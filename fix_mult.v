==> flow/design.v <==
`timescale 1ms / 1us
module fix_mult ( clk,rst_n,in_a,in_b,y_out );  
  input clk,rst_n;
  input [15:0]   in_a,in_b;  
  output[31:0]   y_out;      
  reg[31:0]   y_out;          
  reg[15:0]   x1,x2,x3,x4;    
  reg         x5;             
  reg[29:0]   x6;             
  reg[31:0]   x7;             
 always@ (negedge clk )
	 begin
		if(!rst_n )               
			begin
			x1<=16'b0;
			x2<=16'b0;
			x3<=16'b0;
			x4<=16'b0;
			x5<=1'b0;
			x6<=30'b0;
			x7<=32'b0;
			y_out<=32'b0;
			end
		else
			 begin
			 x1<=in_a;              
			 x2<=in_b;
			 x3<=(x1[15]==0)?x1:{x1[15],~x1[14:0]+1'b1};      
			 x4<=(x2[15]==0)?x2:{x2[15],~x2[14:0]+1'b1};      
			 x5<=x3[15]^x4[15];                               
			 x6<=x3[14:0]*x4[14:0];                           
			 x7<={x5,x6,1'b0};                                
			 y_out<=(x7[31]==0)?x7:{x7[31],~x7[30:0]+1'b1};   
			 end
	 end
endmodule
# [Tool chain data of fix_mult]
# Tool output for the design above, in the order of the flow.
# Lines are those of the file above, counted from 1.
# Library cell names are shortened.
# The mark n/a stands for no value.
[design] top_module="fix_mult" clk_port="clk" cell_library="sky130hd" pvt_corner="tt_025C_1v80"

# [Elaborated design]
# Yosys after proc, flatten, opt, wreduce and memory -nomap, before mapping. Enables and synchronous resets that opt folds into registers are not counted as muxes. Memory bits, and registers merged into a memory's read port (data or address), are not among the register bits. Print and check cells are not counted. Equal cells are merged and count once.
[bits] register_bits=159 latchBits=0 ram_bits=0 rom_bits=0 clocked_rd_ports_x_width=0 n_memories=0 inputBits=34 output_inout_bits=32 word_cells=20
[op_classes] add_sub_neg=3 n_mul=1 div_mod_pow=0 n_cmp=0 n_eq=0 n_shift=0 mux=3 n_logic=4 reduce_and_logical=0
[ops] cell="15-bit by 15-bit multiplier with 30-bit output" n=1
[ops] cell="32-bit two-way mux" n=1
[ops] cell="16-bit two-way mux" n=2
[ops] cell="31-bit by 1-bit adder with 31-bit output (second input constant)" n=1
[ops] cell="31-bit NOT" n=1
[ops] cell="15-bit by 1-bit adder with 15-bit output (second input constant)" n=2
[ops] cell="15-bit NOT" n=2
[ops] cell="1-bit bitwise XOR" n=1

# [Logic depth]
# Longest topological path by Yosys (ltp), each cell counted once; first at word level (registers and memories cut), then after technology mapping (sequential cells cut; the memories' decode and read muxes count).
[logic_depth] ltp_word=3 ABC_AREA=0 ltp_mapped=23 mapped_depth_nobuf=21

# [After synthesis]
# Source: synth_stat.txt of the flow (Yosys; design flattened, memories mapped). It holds for the ABC_AREA given above (unset counts as 0); a run with the other value may have another netlist.
[by_type] cell_type="fa_1" n=167 type_area_um2=3.34E+03
[by_type] cell_type="dfxtp_1" n=157 type_area_um2=3.14E+03
[by_type] cell_type="and2_1" n=199 type_area_um2=1.24E+03
[by_type] cell_type="ha_1" n=97 type_area_um2=1.21E+03
[by_type] cell_type="inv_1" n=200 type_area_um2=750.72
[by_type] cell_type="nand2_1" n=144 type_area_um2=540.518
[by_type] cell_type="xor2_1" n=40 type_area_um2=350.336
[by_type] cell_type="nor2_1" n=90 type_area_um2=337.824
[by_type] cell_type="xnor2_1" n=34 type_area_um2=297.786
[by_type] cell_type="clkbuf_1" n=57 type_area_um2=213.955
[by_type] cell_type="a21oi_1" n=33 type_area_um2=165.158
[by_type] cell_type="o21ai_0" n=21 type_area_um2=105.101
[by_type] cell_type="o21ai_1" n=21 type_area_um2=105.101
[by_type] cell_type="or3_1" n=14 type_area_um2=87.584
[by_type] cell_type="mux2i_1" n=8 type_area_um2=80.077
[by_type] cell_type="o31ai_1" n=7 type_area_um2=52.55
[by_type] cell_type="a21o_1" n=6 type_area_um2=45.043
[by_type] cell_type="nor3_1" n=9 type_area_um2=45.043
# Other cell types: 32; their cells: 80.
[mapped] cell_count=1384 synth_area_um2=12678.4 ffs=157

Subject: fix_mult on sky130hd, stored results

Hello all,

Record of 2 stored runs of the RTL-to-layout flow on fix_mult, platform sky130hd. The runs are unordered. Constraints: input delay and output delay 20% of the set period each, output load 0.01 pF.
"achieved clock period" is the run's clock period less its worst setup slack. It is reckoned from that one timing run; input and output delays stay at 20% of the period that was set.
"worst setup path time" means the part of the period allowed to the worst setup path (the constraints hold back 20% at inputs and 20% at outputs) less its slack; where the path has registers, the arrival times of their clocks count too.
[flow run A] settings: period_ns=5.74, CORE_UTILIZATION=45, SETUP_SLACK_MARGIN=-0.06, CELL_PAD_IN_SITES_GLOBAL_PLACEMENT=3, ABC_AREA=0, CTS_CLUSTER_SIZE=37, MIN_ROUTING_LAYER=met2, MAX_ROUTING_LAYER=met5, CAP_MARGIN=20, CORE_MARGIN=2, SLEW_MARGIN=20
[flow run A] result: chip area after synthesis (Yosys) 12678.4 um2, die area 29532.4 um2, standard-cell area of the final layout 15663.8 um2, worst setup slack after layout 0.107 ns, total negative slack 0.000 ns, achieved clock period 5.633 ns, worst setup path time 5.63 ns, worst setup path kind register -> register
[flow run B] settings: period_ns=4.72, CORE_UTILIZATION=25, SETUP_SLACK_MARGIN=0.02, PLACE_DENSITY_LB_ADDON=0.08, CORE_ASPECT_RATIO=0.96, TNS_END_PERCENT=95, MIN_ROUTING_LAYER=met1, CAP_MARGIN=20, CORE_MARGIN=2, SLEW_MARGIN=20
[flow run B] result: chip area after synthesis (Yosys) 12678.4 um2, die area 52531.0 um2, standard-cell area of the final layout 16819.9 um2, worst setup slack after layout -0.656 ns, total negative slack -9.321 ns, achieved clock period 5.376 ns, worst setup path time 5.38 ns, worst setup path kind register -> register

Thanks
